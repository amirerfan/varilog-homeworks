==> flow/design.v <==
`timescale 1ns / 1ps
module multiplier(clk, INPUT_A, INPUT_B, RES);
	input clk;
	input[7:0] INPUT_A, INPUT_B;
	output[15:0] RES;
	reg[15:0] RES;
	reg[15:0] in_a, in_b;
	reg[15:0] pipe;
	wire[15:0] mult_res;
	assign mult_res = in_a * in_b;
	always @(posedge clk)
	begin
		in_a <= INPUT_A;
		in_b <= INPUT_B;
		pipe<= mult_res;
		RES <= pipe;
	end
endmodule
# ---- Step by step through the tools: multiplier
# Tool output for the design above, in the order of the flow.
# Lines are those of the file above, counted from 1.
# Library cell names are shortened.
# Not given: n/a
dict set report setup {
  top {multiplier}
  clk_port {clk}
  lib {sky130hd}
  corner {tt_025C_1v80}
}

# ---- After elaboration
# Source: Yosys, flattened and elaborated, memories not mapped. Widths are those after wreduce; folded enables and synchronous resets count as part of the registers. Registers that Yosys merges into a memory's read port (data or address) are not register bits. Print and check cells do not count. Equal cells are merged and count once.
dict set report bits {
  input_bits 17
  out_inout_bits 16
  ff_bits 48
  elab_cells 5
}
dict set report classes {
  n_mul 1
}
# operator count
set op_table {}
lappend op_table {{multiplier 8 x 8 -> 16 bit} 1}

# ---- Longest topological paths
# Yosys ltp: most cells in a row. Word level: on the elaborated netlist, between registers, memories and ports. Mapped: between sequential cells and ports; inverters and the memories' decode and read muxes count.
dict set report depth {
  depth_word 1
  ABC_AREA 0
  ltp_mapped 15
  ltp_nobuf 15
}

# ---- Netlist
# Source: synth_stat.txt of the flow (Yosys; design flattened, memories mapped). It holds for the ABC_AREA given above (unset counts as 0); a run with the other value may have another netlist.
# Totals and module areas in this step are rounded.
dict set report mapped {
  stdcells 291
  ffs 48
  n_buf 0
  sequential_area_um2 961
  synth_area_um2 3070
}
# type count type_area_um2
set types {}
lappend types {dfxtp_1 48 960.922}
lappend types {fa_1 36 720.691}
lappend types {ha_1 36 450.432}
lappend types {and2_1 47 294.032}
lappend types {inv_1 49 183.926}
lappend types {nand2_1 23 86.333}
lappend types {xnor2_1 7 61.309}
lappend types {xor2_1 4 35.034}
lappend types {o21a_1 4 30.029}
lappend types {a211o_1 3 26.275}
lappend types {a21oi_1 5 25.024}
lappend types {nor2_1 6 22.522}
lappend types {and3_1 3 18.768}
lappend types {a221oi_2 1 15.014}
lappend types {o211ai_1 2 15.014}
lappend types {a211oi_2 1 12.512}
lappend types {nor2b_1 2 12.512}
lappend types {nor3b_2 1 12.512}
# Other cell types: 11; their cells: 13.

# ---- Timing after synthesis
# Path of least setup slack by OpenSTA after synthesis, without wires, with an ideal clock, recovery checks aside; 20% of the period is set as input and as output delay. Where synthesis merged equal registers, the netlist keeps one of their names.
dict set report synth_timing {
  path_type {register to register}
  start {reg in_b[4]}
  end {reg pipe[11]}
  setup_ns 0.072
  driving_pins 16
  t_arrival_ns 3.841
  delay_ns 3.913
  period_ns 4.45
  required_ns 4.378
  path_buffers 0
  setup_slack_ns 0.537
  t_first_pin_ns 0.000
  period_less_setup_slack_ns 3.913
}
# "delay_ns" = arrival - input delay + setup time.
# "driving_pins" counts driving pins, that of a launching flip-flop among them; a cell with two outputs on the path counts twice.
# "period_less_setup_slack_ns" is the clock period less the worst setup slack; recovery checks do not enter. This is arithmetic on one report: input and output delays are still those of the set period (20% each).
# The rows between start and end are the longest chain of elaborated cells between them; the timing report does not say that the signal goes this way. Where chains are equally long, one stands for them.
# A line is the first line of the expression or statement that the cell stems from. Yosys adds cells for indexed reads and writes and turns some case tables into memories.
dict set report synth_between {
  cell_sequence {dfxtp_1 > and2_1 > fa_1 > inv_1 > fa_1 > inv_1 > fa_1 > inv_1 > fa_1 > inv_1 > ha_1 > and2_4 > a221oi_2 > nand2_1 > a31oi_1 > xnor2_1}
  elab_chain_cells 1
  cells_between 1
  cone_lines 1
  cone_classes {1 x mul}
}
# item line_no
set synth_lines {}
lappend synth_lines {{start: assignment} 14} ;# in_b <= INPUT_B;
lappend synth_lines {{multiplier 8 x 8 -> 16 bit} 10} ;# assign mult_res = in_a * in_b;
lappend synth_lines {{end: assignment} 15} ;# pipe<= mult_res;
lappend synth_lines {{end: declaration} 8} ;# reg[15:0] pipe;

# ---- Timing after layout
# Path of least setup slack in the final report of record 1 (OpenROAD, finished layout, wires in). Where an end is a register, its clock arrival counts in the times.
dict set report layout_timing {
  path_type {register to register}
  start {reg in_b[4]}
  end {reg pipe[11]}
  setup_ns 0.06
  setup_slack_ns -0.61
  period_ns 3.18
  path_buffers 0
  t_arrival_ns 4.03
  t_first_pin_ns 0.30
  driving_pins 16
  required_ns 3.42
}
# The rows between start and end are the longest chain of elaborated cells between them; the timing report does not say that the signal goes this way. Where chains are equally long, one stands for them.
dict set report layout_between {
  cell_sequence {dfxtp_4 > and2_4 > fa_1 > inv_2 > fa_1 > inv_1 > fa_1 > inv_1 > fa_1 > inv_2 > ha_4 > and2_4 > a221oi_2 > nand2_1 > a31oi_1 > xnor2_1}
  elab_chain_cells 1
  cells_between 1
  cone_lines 1
  cone_classes {1 x mul}
}
# item line_no
set layout_lines {}
lappend layout_lines {{start: assignment} 14} ;# in_b <= INPUT_B;
lappend layout_lines {{multiplier 8 x 8 -> 16 bit} 10} ;# assign mult_res = in_a * in_b;
lappend layout_lines {{end: assignment} 15} ;# pipe<= mult_res;
lappend layout_lines {{end: declaration} 8} ;# reg[15:0] pipe;

; Top module multiplier; platform sky130hd; tools Yosys and OpenROAD; 2 stored runs in no particular order. Input and output delays are each 20% of the period that was set; the output load is 0.01 pF.
; "worst_path_allowed_less_slack_ns" is the time allowed to the run's worst setup path (the clock period less input and output delay, where it has them) less its slack. Clock arrival times count: a late capture clock shortens it, a late launch clock lengthens it.
; "design_power_mw" is the tool's figure for a default switching activity; nothing was simulated.
; Values from the reports are rounded here.

[record 1: settings]
period_ns = 3.18
CAP_MARGIN = 20
CORE_MARGIN = 2
CORE_UTILIZATION = 40
SLEW_MARGIN = 20
[record 1: results]
tns_ns = -4.55
worst_path_allowed_less_slack_ns = 3.79
worstPathKind = register to register
util_pct = 57.3
synth_area_um2 = 3070
design.die.area_um2 = 8390
cell_area_final_um2 = 4200
design_power_mw = 3.13
timing.setup.ws_ns = -0.612

[record 2: settings]
period_ns = 2.65
CORE_UTILIZATION = 25
SETUP_SLACK_MARGIN = 0.08
CORE_ASPECT_RATIO = 0.94
CORE_MARGIN = 5
ABC_AREA = 0
SLEW_MARGIN = 15
CAP_MARGIN = 20
[record 2: results]
worst_path_allowed_less_slack_ns = 3.83
worstPathKind = register to register
design.die.area_um2 = 14600
timing.setup.ws_ns = -1.18
util_pct = 35.6
design_power_mw = 3.80
cell_area_final_um2 = 4300
synth_area_um2 = 3070
tns_ns = -10.0
